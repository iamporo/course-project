==> flow/design.v <==
module DCIM (
    input clk,
    input rst_n,
    input in_valid,
    input [127:0] in_data1,
    input [127:0] in_data2,
    input [127:0] in_data3,
    input [127:0] in_data4, 
    output reg out_valid,
    output reg [12:0] O1,
    output reg [12:0] O2,
    output reg [12:0] O3,
    output reg [12:0] O4
);
reg [127:0] in_data1_dff, in_data2_dff, in_data3_dff, in_data4_dff;
always @(posedge clk) begin
    in_data1_dff <= in_data1;
    in_data2_dff <= in_data2;
    in_data3_dff <= in_data3;
    in_data4_dff <= in_data4;
end
reg in_valid_dff, in_valid_dff_2;
reg [1:0] cnt;
always @(posedge clk or negedge rst_n) begin
    if (!rst_n) begin
        in_valid_dff <= 1'b0;
        in_valid_dff_2 <= 1'b0;
    end
    else begin
        in_valid_dff <= in_valid;
        in_valid_dff_2 <= in_valid_dff;
    end
end
always @(posedge clk or negedge rst_n) begin
    if (!rst_n) begin
        cnt <= 2'b0;
    end
    else begin
        if (in_valid_dff) begin
            cnt <= cnt + 1;
        end
    end
end
reg [12:0] sum1, sum2, sum3, sum4;
always @(posedge clk or negedge rst_n) begin
    if (!rst_n) begin
        sum1 <= 13'b0;
        sum2 <= 13'b0;
        sum3 <= 13'b0;
        sum4 <= 13'b0;
    end
    else begin
        if (in_valid_dff) begin
            if (~|cnt) begin
                sum1 <= (((((in_data1_dff[127:124] + in_data1_dff[123:120]) + (in_data1_dff[119:116] + in_data1_dff[115:112])) + ((in_data1_dff[111:108] + in_data1_dff[107:104]) + (in_data1_dff[103:100] + in_data1_dff[99:96]))) + (((in_data1_dff[95:92] + in_data1_dff[91:88]) + (in_data1_dff[87:84] + in_data1_dff[83:80])) + ((in_data1_dff[79:76] + in_data1_dff[75:72]) + (in_data1_dff[71:68] + in_data1_dff[67:64])))) + ((((in_data1_dff[63:60] + in_data1_dff[59:56]) + (in_data1_dff[55:52] + in_data1_dff[51:48])) + ((in_data1_dff[47:44] + in_data1_dff[43:40]) + (in_data1_dff[39:36] + in_data1_dff[35:32]))) + (((in_data1_dff[31:28] + in_data1_dff[27:24]) + (in_data1_dff[23:20] + in_data1_dff[19:16])) + ((in_data1_dff[15:12] + in_data1_dff[11:8]) + (in_data1_dff[7:4] + in_data1_dff[3:0])))));
                sum2 <= (((((in_data2_dff[127:124] + in_data2_dff[123:120]) + (in_data2_dff[119:116] + in_data2_dff[115:112])) + ((in_data2_dff[111:108] + in_data2_dff[107:104]) + (in_data2_dff[103:100] + in_data2_dff[99:96]))) + (((in_data2_dff[95:92] + in_data2_dff[91:88]) + (in_data2_dff[87:84] + in_data2_dff[83:80])) + ((in_data2_dff[79:76] + in_data2_dff[75:72]) + (in_data2_dff[71:68] + in_data2_dff[67:64])))) + ((((in_data2_dff[63:60] + in_data2_dff[59:56]) + (in_data2_dff[55:52] + in_data2_dff[51:48])) + ((in_data2_dff[47:44] + in_data2_dff[43:40]) + (in_data2_dff[39:36] + in_data2_dff[35:32]))) + (((in_data2_dff[31:28] + in_data2_dff[27:24]) + (in_data2_dff[23:20] + in_data2_dff[19:16])) + ((in_data2_dff[15:12] + in_data2_dff[11:8]) + (in_data2_dff[7:4] + in_data2_dff[3:0])))));
                sum3 <= (((((in_data3_dff[127:124] + in_data3_dff[123:120]) + (in_data3_dff[119:116] + in_data3_dff[115:112])) + ((in_data3_dff[111:108] + in_data3_dff[107:104]) + (in_data3_dff[103:100] + in_data3_dff[99:96]))) + (((in_data3_dff[95:92] + in_data3_dff[91:88]) + (in_data3_dff[87:84] + in_data3_dff[83:80])) + ((in_data3_dff[79:76] + in_data3_dff[75:72]) + (in_data3_dff[71:68] + in_data3_dff[67:64])))) + ((((in_data3_dff[63:60] + in_data3_dff[59:56]) + (in_data3_dff[55:52] + in_data3_dff[51:48])) + ((in_data3_dff[47:44] + in_data3_dff[43:40]) + (in_data3_dff[39:36] + in_data3_dff[35:32]))) + (((in_data3_dff[31:28] + in_data3_dff[27:24]) + (in_data3_dff[23:20] + in_data3_dff[19:16])) + ((in_data3_dff[15:12] + in_data3_dff[11:8]) + (in_data3_dff[7:4] + in_data3_dff[3:0])))));
                sum4 <= (((((in_data4_dff[127:124] + in_data4_dff[123:120]) + (in_data4_dff[119:116] + in_data4_dff[115:112])) + ((in_data4_dff[111:108] + in_data4_dff[107:104]) + (in_data4_dff[103:100] + in_data4_dff[99:96]))) + (((in_data4_dff[95:92] + in_data4_dff[91:88]) + (in_data4_dff[87:84] + in_data4_dff[83:80])) + ((in_data4_dff[79:76] + in_data4_dff[75:72]) + (in_data4_dff[71:68] + in_data4_dff[67:64])))) + ((((in_data4_dff[63:60] + in_data4_dff[59:56]) + (in_data4_dff[55:52] + in_data4_dff[51:48])) + ((in_data4_dff[47:44] + in_data4_dff[43:40]) + (in_data4_dff[39:36] + in_data4_dff[35:32]))) + (((in_data4_dff[31:28] + in_data4_dff[27:24]) + (in_data4_dff[23:20] + in_data4_dff[19:16])) + ((in_data4_dff[15:12] + in_data4_dff[11:8]) + (in_data4_dff[7:4] + in_data4_dff[3:0])))));
            end else begin
                sum1 <= (sum1 << 1) + (((((in_data1_dff[127:124] + in_data1_dff[123:120]) + (in_data1_dff[119:116] + in_data1_dff[115:112])) + ((in_data1_dff[111:108] + in_data1_dff[107:104]) + (in_data1_dff[103:100] + in_data1_dff[99:96]))) + (((in_data1_dff[95:92] + in_data1_dff[91:88]) + (in_data1_dff[87:84] + in_data1_dff[83:80])) + ((in_data1_dff[79:76] + in_data1_dff[75:72]) + (in_data1_dff[71:68] + in_data1_dff[67:64])))) + ((((in_data1_dff[63:60] + in_data1_dff[59:56]) + (in_data1_dff[55:52] + in_data1_dff[51:48])) + ((in_data1_dff[47:44] + in_data1_dff[43:40]) + (in_data1_dff[39:36] + in_data1_dff[35:32]))) + (((in_data1_dff[31:28] + in_data1_dff[27:24]) + (in_data1_dff[23:20] + in_data1_dff[19:16])) + ((in_data1_dff[15:12] + in_data1_dff[11:8]) + (in_data1_dff[7:4] + in_data1_dff[3:0])))));
                sum2 <= (sum2 << 1) + (((((in_data2_dff[127:124] + in_data2_dff[123:120]) + (in_data2_dff[119:116] + in_data2_dff[115:112])) + ((in_data2_dff[111:108] + in_data2_dff[107:104]) + (in_data2_dff[103:100] + in_data2_dff[99:96]))) + (((in_data2_dff[95:92] + in_data2_dff[91:88]) + (in_data2_dff[87:84] + in_data2_dff[83:80])) + ((in_data2_dff[79:76] + in_data2_dff[75:72]) + (in_data2_dff[71:68] + in_data2_dff[67:64])))) + ((((in_data2_dff[63:60] + in_data2_dff[59:56]) + (in_data2_dff[55:52] + in_data2_dff[51:48])) + ((in_data2_dff[47:44] + in_data2_dff[43:40]) + (in_data2_dff[39:36] + in_data2_dff[35:32]))) + (((in_data2_dff[31:28] + in_data2_dff[27:24]) + (in_data2_dff[23:20] + in_data2_dff[19:16])) + ((in_data2_dff[15:12] + in_data2_dff[11:8]) + (in_data2_dff[7:4] + in_data2_dff[3:0])))));
                sum3 <= (sum3 << 1) + (((((in_data3_dff[127:124] + in_data3_dff[123:120]) + (in_data3_dff[119:116] + in_data3_dff[115:112])) + ((in_data3_dff[111:108] + in_data3_dff[107:104]) + (in_data3_dff[103:100] + in_data3_dff[99:96]))) + (((in_data3_dff[95:92] + in_data3_dff[91:88]) + (in_data3_dff[87:84] + in_data3_dff[83:80])) + ((in_data3_dff[79:76] + in_data3_dff[75:72]) + (in_data3_dff[71:68] + in_data3_dff[67:64])))) + ((((in_data3_dff[63:60] + in_data3_dff[59:56]) + (in_data3_dff[55:52] + in_data3_dff[51:48])) + ((in_data3_dff[47:44] + in_data3_dff[43:40]) + (in_data3_dff[39:36] + in_data3_dff[35:32]))) + (((in_data3_dff[31:28] + in_data3_dff[27:24]) + (in_data3_dff[23:20] + in_data3_dff[19:16])) + ((in_data3_dff[15:12] + in_data3_dff[11:8]) + (in_data3_dff[7:4] + in_data3_dff[3:0])))));
                sum4 <= (sum4 << 1) + (((((in_data4_dff[127:124] + in_data4_dff[123:120]) + (in_data4_dff[119:116] + in_data4_dff[115:112])) + ((in_data4_dff[111:108] + in_data4_dff[107:104]) + (in_data4_dff[103:100] + in_data4_dff[99:96]))) + (((in_data4_dff[95:92] + in_data4_dff[91:88]) + (in_data4_dff[87:84] + in_data4_dff[83:80])) + ((in_data4_dff[79:76] + in_data4_dff[75:72]) + (in_data4_dff[71:68] + in_data4_dff[67:64])))) + ((((in_data4_dff[63:60] + in_data4_dff[59:56]) + (in_data4_dff[55:52] + in_data4_dff[51:48])) + ((in_data4_dff[47:44] + in_data4_dff[43:40]) + (in_data4_dff[39:36] + in_data4_dff[35:32]))) + (((in_data4_dff[31:28] + in_data4_dff[27:24]) + (in_data4_dff[23:20] + in_data4_dff[19:16])) + ((in_data4_dff[15:12] + in_data4_dff[11:8]) + (in_data4_dff[7:4] + in_data4_dff[3:0])))));
            end
        end
    end
end
always @(posedge clk or negedge rst_n) begin
    if (!rst_n) begin
        O1 <= 13'b0;
        O2 <= 13'b0;
        O3 <= 13'b0;
        O4 <= 13'b0;
    end
    else begin
        if (in_valid_dff_2 && ~|cnt) begin
            O1 <= sum1;
            O2 <= sum2;
            O3 <= sum3;
            O4 <= sum4;
        end 
        else begin
            O1 <= 13'b0;
            O2 <= 13'b0;
            O3 <= 13'b0;
            O4 <= 13'b0;
        end
    end
end
always @(posedge clk or negedge rst_n) begin
    if (!rst_n) begin
        out_valid <= 1'b0;
    end
    else begin
        if (in_valid_dff_2 && ~|cnt) begin
            out_valid <= 1'b1;
        end
        else begin
            out_valid <= 1'b0;
        end
    end
end
endmodule
# ---- Tool chain data of DCIM
# What the tools print for DCIM, step after step.
# Line numbers count from 1 in the design file above.
# Library cell names are shortened.
# A cell with - has no value.
dict set report design {
  top {DCIM}
  clock {clk}
  cell_library {sky130hd}
  lib_corner {tt_025C_1v80}
}

# ---- Word-level counts
# Counts by Yosys on the flattened word-level netlist (proc, flatten, opt, wreduce; memories kept). Register bits leave out memories and registers merged into their read ports (data or address); mux counts leave out enables and synchronous resets folded into registers. Print and check cells are left out. Cells with the same type and inputs are merged into one.
dict set report op_classes {
  add_sub_neg 129
  mux 9
  reduce_logical 3
}
# operator n
set op_table {}
lappend op_table {{adder 13 bit} 28}
lappend op_table {{adder 4 x 4 -> 5 bit} 64}
lappend op_table {{adder 5 x 5 -> 6 bit} 24}
lappend op_table {{2-to-1 mux 13 bit} 8}
lappend op_table {{adder 6 x 6 -> 7 bit} 8}
lappend op_table {{adder 7 x 7 -> 8 bit} 2}
lappend op_table {{adder 13 x 9 -> 13 bit} 1}
lappend op_table {{adder 8 x 8 -> 9 bit} 1}
lappend op_table {{adder 2 x 1 -> 2 bit (second input constant)} 1}
lappend op_table {{OR reduction 2 bit} 1}
lappend op_table {{logical AND 1 bit} 1}
lappend op_table {{zero test 1 bit} 1}
lappend op_table {{2-to-1 mux 1 bit} 1}
dict set report bits {
  register_bits 621
  in_bits 515
  output_inout_bits 53
  elab_cells 157
}

# ---- Logic depth
# Longest topological path by Yosys (ltp), each cell counted once; first at word level (registers and memories cut), then after technology mapping (sequential cells cut; the memories' decode and read muxes count).
dict set report depth {
  word_depth 7
  ABC_AREA 0
  mapped_depth 30
  depth_no_buf 30
}

# ---- Synthesis result
# Source: synth_stat.txt of the flow (Yosys; design flattened, memories mapped). It holds for the ABC_AREA given above (unset counts as 0); a run with the other value may have another netlist.
# The area totals of this step are shown rounded.
dict set report synth_totals {
  mapped_cells 2471
  yosys_area_um2 30400
  sequential_area_um2 13000
  ffs 621
  buffers 24
}
# cell n area_total_um2
set types {}
lappend types {dfxtp_1 512 1.02E+04}
lappend types {fa_1 409 8.19E+03}
lappend types {ha_1 240 3002.88}
lappend types {dfrtp_1 109 2.73E+03}
lappend types {inv_1 571 2.14E+03}
lappend types {a21o_1 82 615.59}
lappend types {xnor2_1 66 578.054}
lappend types {a21oi_1 104 520.499}
lappend types {xor2_1 46 402.886}
lappend types {and3_1 52 325.312}
lappend types {nor2_1 52 195.187}
lappend types {o21ai_0 26 130.125}
lappend types {nor2b_1 20 125.12}
lappend types {nand2_1 32 120.115}
lappend types {mux2i_1 11 110.106}
lappend types {a221o_1 10 100.096}
lappend types {clkbuf_1 21 78.826}
lappend types {mux2_2 7 78.826}
# Not listed: further types 34, cells in them 101.

# ---- Path before layout
# Path of least setup slack by OpenSTA after synthesis, without wires, with an ideal clock, recovery checks aside; 20% of the period is set as input and as output delay. Where synthesis merged equal registers, the netlist keeps one of their names.
dict set report synth_path {
  kind {reg-to-reg}
  start {register in_data2_dff[35]}
  end {register sum2[10]}
  period_ns 7.38
  setup_ns 0.121
  launch_ns 0.000
  t_arrival_ns 7.104
  required_ns 7.259
  path_slack_ns 0.155
  delay_ns 7.225
  driving_pins 31
  path_buffers 0
  period_less_setup_slack_ns 7.225
}
# "delay_ns" is the arrival time less input delay plus setup time.
# "driving_pins": output pins that drive a net of the path, with the launching flip-flop's if there is one; two outputs of one cell count as two.
# "period_less_setup_slack_ns" is the clock period less the worst setup slack; recovery checks do not enter. This is arithmetic on one report: input and output delays are still those of the set period (20% each).
# The rows between start and end are the longest chain of elaborated cells between them; the timing report does not say that the signal goes this way. Where chains are equally long, one stands for them.
# Each line given opens the expression or statement behind the cell; cells for indexed reads and writes are added by Yosys, which also makes memories of some case tables.
# At most two assigning lines are given for a register; there are more.
dict set report synth_via {
  cell_sequence {dfxtp_1 > inv_1 > fa_1 > fa_1 > inv_1 > fa_1 > inv_1 > fa_1 > inv_1 > ha_1 > a21o_1 > a21oi_1 > xnor2_1 > fa_1 > fa_1 > inv_1 > fa_1 > inv_1 > ha_1 > nand2_1 > o21ai_0 > o21a_1 > o21ai_0 > o31a_1 > ha_1 > a21oi_1 > o21ai_0 > a21oi_1 > o21ai_0 > xor2_1 > a22o_1}
  elab_chain_len 7
  cone_cells 7
  cone_classes {add/sub (6); mux (1)}
}
# element line
set synth_rtl {}
lappend synth_rtl {{from (decl)} 15} ;# reg [127:0] in_data1_dff, in_data2_dff, in_data3_dff, in_data4_dff;
lappend synth_rtl {{from (assign)} 18} ;# in_data2_dff <= in_data2;
lappend synth_rtl {{adder 4 x 4 -> 5 bit} 61} ;# sum2 <= (sum2 << 1) + (((((in_data2_dff[127:124] + in_data2_dff[123:120]) + (in_data2_dff[119:116] + in_data2_ ...
lappend synth_rtl {{adder 5 x 5 -> 6 bit} 61}
lappend synth_rtl {{adder 6 x 6 -> 7 bit} 61}
lappend synth_rtl {{adder 13 bit x3} 61}
lappend synth_rtl {{2-to-1 mux 13 bit} 54} ;# if (~|cnt) begin
lappend synth_rtl {{to (assign)} 56} ;# sum2 <= (((((in_data2_dff[127:124] + in_data2_dff[123:120]) + (in_data2_dff[119:116] + in_data2_dff[115:112])) ...
lappend synth_rtl {{to (assign)} 61}
lappend synth_rtl {{to (decl)} 44} ;# reg [12:0] sum1, sum2, sum3, sum4;

# ---- Worst path after layout
# Path of least setup slack in the final report of entry A (OpenROAD, finished layout, wires in). Where an end is a register, its clock arrival counts in the times.
dict set report layout_path {
  kind {reg-to-reg}
  start {register in_data2_dff[67]}
  end {register sum2[10]}
  period_ns 8.33
  setup_ns 0.11
  launch_ns 0.62
  t_arrival_ns 8.19
  required_ns 8.85
  path_slack_ns 0.66
  driving_pins 31
  path_buffers 0
}
# The rows between start and end are the longest chain of elaborated cells between them; the timing report does not say that the signal goes this way. Where chains are equally long, one stands for them.
# At most two assigning lines are given for a register; there are more.
dict set report layout_via {
  cell_sequence {dfxtp_1 > inv_1 > fa_1 > inv_1 > fa_1 > fa_1 > inv_1 > fa_1 > inv_1 > ha_1 > a21o_1 > a21oi_1 > xnor2_1 > fa_1 > fa_1 > inv_1 > fa_1 > inv_1 > ha_1 > nand2_1 > o21ai_0 > o21a_1 > o21ai_0 > o31a_1 > ha_1 > a21oi_1 > o21ai_0 > a21oi_1 > o21ai_0 > xor2_1 > a22o_1}
  elab_chain_len 7
  cone_cells 7
  cone_classes {add/sub (6); mux (1)}
}
# element line
set layout_rtl {}
lappend layout_rtl {{from (decl)} 15} ;# reg [127:0] in_data1_dff, in_data2_dff, in_data3_dff, in_data4_dff;
lappend layout_rtl {{from (assign)} 18} ;# in_data2_dff <= in_data2;
lappend layout_rtl {{adder 4 x 4 -> 5 bit} 61} ;# sum2 <= (sum2 << 1) + (((((in_data2_dff[127:124] + in_data2_dff[123:120]) + (in_data2_dff[119:116] + in_data2_ ...
lappend layout_rtl {{adder 5 x 5 -> 6 bit} 61}
lappend layout_rtl {{adder 6 x 6 -> 7 bit} 61}
lappend layout_rtl {{adder 13 bit x3} 61}
lappend layout_rtl {{2-to-1 mux 13 bit} 54} ;# if (~|cnt) begin
lappend layout_rtl {{to (assign)} 56} ;# sum2 <= (((((in_data2_dff[127:124] + in_data2_dff[123:120]) + (in_data2_dff[119:116] + in_data2_dff[115:112])) ...
lappend layout_rtl {{to (assign)} 61}
lappend layout_rtl {{to (decl)} 44} ;# reg [12:0] sum1, sum2, sum3, sum4;

; Design DCIM on sky130hd. What follows are 2 stored runs of the flow, each under its own settings; their order means nothing. The constraints put input and output delay at 20% of the set period each and load the outputs with 0.01 pF.
; "achievedPeriod_ns" means the clock period less the worst setup slack. The figure is calculated, with input and output delays left at 20% of the set period.
; "critical_path_time_ns": the worst setup path's part of the clock period (all of it between registers, 20% less for each end at a port) less its slack. A launch clock that arrives late makes it longer, a capture clock that arrives late makes it shorter.
; The results are shown rounded.

[entry A: settings]
period_ns = 8.33
CORE_UTILIZATION = 33
PLACE_DENSITY_LB_ADDON = 0.1
CORE_ASPECT_RATIO = 1.14
TNS_END_PERCENT = 5
ABC_AREA = 0
CTS_CLUSTER_DIAMETER = 293
SLEW_MARGIN = 5
MAX_ROUTING_LAYER = met4
CAP_MARGIN = 20
CORE_MARGIN = 2
[entry A: results]
ws_setup_ns = 0.656
dieArea_um2 = 94700
achievedPeriod_ns = 7.674
synth_area_um2 = 30400
final_hold_ws_ns = 0.471
critical_path_time_ns = 7.67
worst_path_kind = reg-to-reg
final_setup_tns_ns = 0.000
final_cell_area_um2 = 40200

[entry B: settings]
period_ns = 9.48
CORE_UTILIZATION = 33
PLACE_DENSITY_LB_ADDON = 0.27
HOLD_SLACK_MARGIN = -0.01
CORE_ASPECT_RATIO = 1.25
CORE_MARGIN = 10
TNS_END_PERCENT = 45
ABC_AREA = 0
GPL_ROUTABILITY_DRIVEN = 0
CTS_CLUSTER_DIAMETER = 102
MIN_ROUTING_LAYER = met1
MAX_ROUTING_LAYER = met5
CAP_MARGIN = 20
SLEW_MARGIN = 20
[entry B: results]
ws_setup_ns = 1.76
dieArea_um2 = 105000
achievedPeriod_ns = 7.722
synth_area_um2 = 30400
final_hold_ws_ns = 0.467
critical_path_time_ns = 7.72
worst_path_kind = reg-to-reg
final_setup_tns_ns = 0.000
final_cell_area_um2 = 39800
